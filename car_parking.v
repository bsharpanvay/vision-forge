==> flow/design.v <==
module system(
    input front_sensor,
    input back_sensor,
    input clk,
    input rstn,
    input [1:0] password,
    output wire green_LED,
    output wire red_LED,
    output reg[3:0] display_screen
);
parameter IDLE=3'b000;
parameter WAIT=3'b001;
parameter RIGHT=3'b011;
parameter WRONG=3'b010;
parameter STOP=3'b100;
reg [2:0] present, next;
reg [31:0] counter_wait;
reg r_temp, g_temp;
always @(posedge clk or negedge rstn) begin
    if(~rstn)
        present= IDLE;
    else
        present= next;
end
always @(posedge clk or negedge rstn) begin
    if(~rstn)
        counter_wait<=0;
    else if(present==WAIT)
        counter_wait<= counter_wait+1;
    else
        counter_wait<=0;
end
always @(*) begin
    case (present)
        IDLE:
        begin
            if(front_sensor==1)
                next= WAIT;
            else
                next= present;
        end    
        WAIT:
        begin
            if(counter_wait<=3)
                next= WAIT;
            else
                begin
                    if(password==2'b10)
                        next= RIGHT;
                    else
                        next= WRONG;
                end
        end
        WRONG:
        begin
            if(password==2'b10)
                next= RIGHT;
            else
                next= present; 
        end 
        RIGHT:
        begin
            if(front_sensor==1 && back_sensor==1)
                next= STOP;
            else if(back_sensor==1)
                next= IDLE;
            else
                next= present;
        end
        STOP:
        begin
            if(password==2'b10)
                next= RIGHT;
            else
                next= STOP;
        end
        default: 
            next= IDLE;
    endcase
end
always @(posedge clk) begin
    case (present)
        IDLE:
        begin
            g_temp= 1'b0;
            r_temp= 1'b0;
            display_screen= 4'b0000;
        end
        WAIT:
        begin
            g_temp=1'b0;
            r_temp=1'b1;
            display_screen=4'b0001;
        end
        WRONG:
        begin
            g_temp= 1'b0;
            r_temp= ~r_temp;
            display_screen= 4'b0011;
        end
        RIGHT:
        begin
            g_temp= ~g_temp;
            r_temp= 1'b0;
            display_screen= 4'b0100;
        end
        STOP:
        begin
            g_temp= 1'b0;
            r_temp= ~r_temp;
            display_screen= 4'b0111;
        end
    endcase
end
assign red_LED= r_temp;
assign green_LED =g_temp;
endmodule
# Reports on system
# What the tools print for system, step after step.
# Lines are those of the file above, counted from 1.
# Operators: Yosys type, input widths -> output width; for muxes data width and select width s.
# Library cell names are shortened.
# The mark n/a stands for no value.
dict set report setup {
  top_module {system}
  clock_port {clk}
  lib {sky130hd}
  pvt_corner {tt_025C_1v80}
}

# Word-level counts
# Source: Yosys, flattened and elaborated, memories not mapped. Widths are those after wreduce. Registers that Yosys merges into a memory's read port (data or address) are not register bits. Print and check cells do not count. Equal cells are merged and count once.
dict set report op_classes {
  add_sub_neg 1
  n_mul 0
  div 0
  n_cmp 1
  n_eq 8
  n_shift 0
  mux 12
  n_logic 2
  reduce_logical 9
}
# op n
set ops {}
lappend ops {{$add 32x1->32 const B} 1}
lappend ops {{$le 32x2->1 const B} 1}
lappend ops {{$mux 32} 1}
lappend ops {{$pmux 4 s5} 1}
lappend ops {{$pmux 3 s5} 1}
lappend ops {{$mux 3} 5}
lappend ops {{$eq 3x2->1 const B} 2}
lappend ops {{$reduce_bool 5->1} 1}
lappend ops {{$ne 2x2->1 const B} 2}
lappend ops {{$reduce_or 2->1} 2}
lappend ops {{$reduce_or 4->1} 1}
lappend ops {{$eq 3x1->1 const B} 1}
lappend ops {{$eq 3x3->1 const B} 1}
lappend ops {{$ne 3x3->1 const B} 1}
lappend ops {{$logic_not 3->1} 1}
lappend ops {{$reduce_and 3->1} 1}
lappend ops {{$reduce_bool 3->1} 1}
lappend ops {{$pmux 1 s3} 1}
lappend ops {{$not 1->1} 2}
lappend ops {{$eq 2x2->1 const B} 1}
lappend ops {{$reduce_bool 2->1} 1}
lappend ops {{$pmux 1 s2} 1}
lappend ops {{$mux 2} 1}
lappend ops {{$logic_and 1x1->1} 1}
lappend ops {{$mux 1} 1}
dict set report word_totals {
  ff_bits 41
  latchBits 0
  mem_bits_rw 0
  mem_bits_ro 0
  clocked_rd_ports_x_width 0
  memories 0
  in_bits 6
  output_inout_bits 6
  elab_cells 38
}

# Longest topological paths
# Longest topological path by Yosys (ltp), each cell counted once; first at word level (registers and memories cut), then after technology mapping (sequential cells cut; the memories' decode and read muxes count).
dict set report depth {
  ltp_word 4
  ABC_AREA 0
  mapped_depth 6
  depth_no_buf 6
}

# Mapped cells and area
# The flow's flattened synthesis, as Yosys stat reports it; memories are mapped. The netlist is that of the ABC_AREA named above (0 if unset); the other value can give another one.
dict set report mapped {
  mapped_cells 201
  yosys_area_um2 2103.3
  seq_area_um2 1077.3
  ff_cells 42
  buf_cells 7
}
# type n type_area_um2
set by_type {}
lappend by_type {dfrtp_1 36 900.864}
lappend by_type {xnor2_1 21 183.926}
lappend by_type {and2_1 26 162.656}
lappend by_type {edfxtp_1 5 150.144}
lappend by_type {nand4_1 13 81.328}
lappend by_type {nand3_1 12 60.058}
lappend by_type {nor4_1 9 56.304}
lappend by_type {nand2_1 13 48.797}
lappend by_type {xor2_1 5 43.792}
lappend by_type {and3_1 5 31.28}
lappend by_type {or3_1 5 31.28}
lappend by_type {nor2_1 8 30.029}
lappend by_type {o21ai_0 6 30.029}
lappend by_type {and4_1 3 26.275}
lappend by_type {dfstp_2 1 26.275}
lappend by_type {nand2b_1 4 25.024}
lappend by_type {nand4_4 1 21.27}
lappend by_type {nor4_4 1 21.27}
# Other cell types: 18; their cells: 27.

# Worst setup path after synthesis
# OpenSTA on the mapped netlist: ideal clock, no wires. The path of least setup slack (recovery checks aside). Input and output delay are each 20% of the period. Register names are those of the netlist, which keeps one name where synthesis merged equal registers.
dict set report synth_path {
  path_kind {reg-to-reg}
  start {register counter_wait[0]}
  end {register counter_wait[30]}
  period_ns 1.52
  setup_time_ns 0.119
  t_first_pin_ns 0.000
  arrival_ns 1.528
  required_time_ns 1.401
  setup_slack_ns -0.127
  delay_ns 1.647
  driving_pins 7
  n_path_buf 0
  period_less_setup_slack_ns 1.647
}
# "delay_ns" is the arrival time less input delay plus setup time.
# "driving_pins": output pins that drive a net of the path, with the launching flip-flop's if there is one; two outputs of one cell count as two.
# "period_less_setup_slack_ns" = period - worst setup slack (recovery checks aside). The figure is calculated, with input and output delays left at 20% of the set period.
# Between the ends stands the longest chain of elaborated cells between them, by number of cells; it is not shown to be the way that was timed. Of several equally long chains one is given.
# Each line given opens the expression or statement behind the cell; cells for indexed reads and writes are added by Yosys, which also makes memories of some case tables.
# A register here has more assigning lines than the two given.
dict set report synth_between {
  cell_sequence {dfrtp_1 > ha_1 > nand4_1 > nor4_4 > nand4_1 > xnor2_1 > and2_1}
  elab_chain_cells 2
  cells_between 2
  lines_between 2
  classes_between {add/sub (1); mux (1)}
}
# item line
set synth_lines {}
lappend synth_lines {{start, declared} 17} ;# reg [31:0] counter_wait;
lappend synth_lines {{start, assigned} 27} ;# counter_wait<=0;
lappend synth_lines {{start, assigned} 29} ;# counter_wait<= counter_wait+1;
lappend synth_lines {{$add 32x1->32} 29}
lappend synth_lines {{$mux 32} 28} ;# else if(present==WAIT)
lappend synth_lines {{end, assigned} 27}
lappend synth_lines {{end, assigned} 29}
lappend synth_lines {{end, declared} 17}

# Worst path after layout
# From the final timing report of entry A: the path of least setup slack in the routed layout; clock arrival at registers is part of the times.
dict set report layout_path {
  path_kind {reg-to-reg}
  start {register counter_wait[1]}
  end {register counter_wait[10]}
  period_ns 1.4
  setup_time_ns 0.10
  t_first_pin_ns 0.29
  arrival_ns 1.79
  required_time_ns 1.59
  setup_slack_ns -0.20
  driving_pins 9
  n_path_buf 2
}
# Between the ends stands the longest chain of elaborated cells between them, by number of cells; it is not shown to be the way that was timed. Of several equally long chains one is given.
# A register here has more assigning lines than the two given.
dict set report layout_between {
  cell_sequence {dfrtp_1 > ha_2 > nand4_1 > buf_4 > buf_6 > nor2_4 > nand4_1 > xnor2_1 > and2_1}
  elab_chain_cells 2
  cells_between 2
  lines_between 2
  classes_between {add/sub (1); mux (1)}
}
# item line
set layout_lines {}
lappend layout_lines {{start, declared} 17} ;# reg [31:0] counter_wait;
lappend layout_lines {{start, assigned} 27} ;# counter_wait<=0;
lappend layout_lines {{start, assigned} 29} ;# counter_wait<= counter_wait+1;
lappend layout_lines {{$add 32x1->32} 29}
lappend layout_lines {{$mux 32} 28} ;# else if(present==WAIT)
lappend layout_lines {{end, assigned} 27}
lappend layout_lines {{end, assigned} 29}
lappend layout_lines {{end, declared} 17}

; Settings and measured results of 2 stored flow runs for module system (sky130hd), not sorted in any way. The constraints put input and output delay at 20% of the set period each and load the outputs with 0.01 pF.
; By "clock_period_reached_ns" is meant the clock period of the run minus its worst setup slack. This is arithmetic on one report: input and output delays are still those of the set period (20% each).
; By "timing.worst_path_ns" is meant the share of the clock period that the worst setup path is allowed (20% is reserved at inputs, 20% at outputs), minus its slack. Clock arrival times at its registers enter into it.
; By "final_power_mw" is meant OpenSTA's value without simulated activity: inputs other than the clock are taken to toggle once in ten clock periods, and the tool carries that through the logic.

[entry A: settings]
period_ns = 1.4
CORE_UTILIZATION = 30
SETUP_SLACK_MARGIN = 0.23
PLACE_DENSITY = 0.48
CORE_MARGIN = 7
CELL_PAD_IN_SITES_GLOBAL_PLACEMENT = 2
GPL_ROUTABILITY_DRIVEN = 0
CTS_CLUSTER_SIZE = 39
CTS_CLUSTER_DIAMETER = 311
CAP_MARGIN = 10
SLEW_MARGIN = 20
[entry A: results]
final_cell_area_um2 = 3258.1
finish.utilization_pct = 48.0
setup_worst_slack_ns = -0.199
clock_period_reached_ns = 1.599
timing.worst_path_ns = 1.60
timing.worst_path_kind = reg-to-reg
die_footprint_um2 = 9551.1
final_setup_tns_ns = -2.770
yosys.chip_area_um2 = 2103.3
final_power_mw = 3.621

[entry B: settings]
period_ns = 1.7
SETUP_SLACK_MARGIN = 0.38
CAP_MARGIN = 20
CORE_MARGIN = 2
CORE_UTILIZATION = 40
SLEW_MARGIN = 20
[entry B: results]
final_setup_tns_ns = 0.000
timing.worst_path_ns = 1.58
timing.worst_path_kind = reg-to-reg
final_power_mw = 2.773
clock_period_reached_ns = 1.582
yosys.chip_area_um2 = 2103.3
final_cell_area_um2 = 2919.1
finish.utilization_pct = 57.5
setup_worst_slack_ns = 0.118
die_footprint_um2 = 5854.6
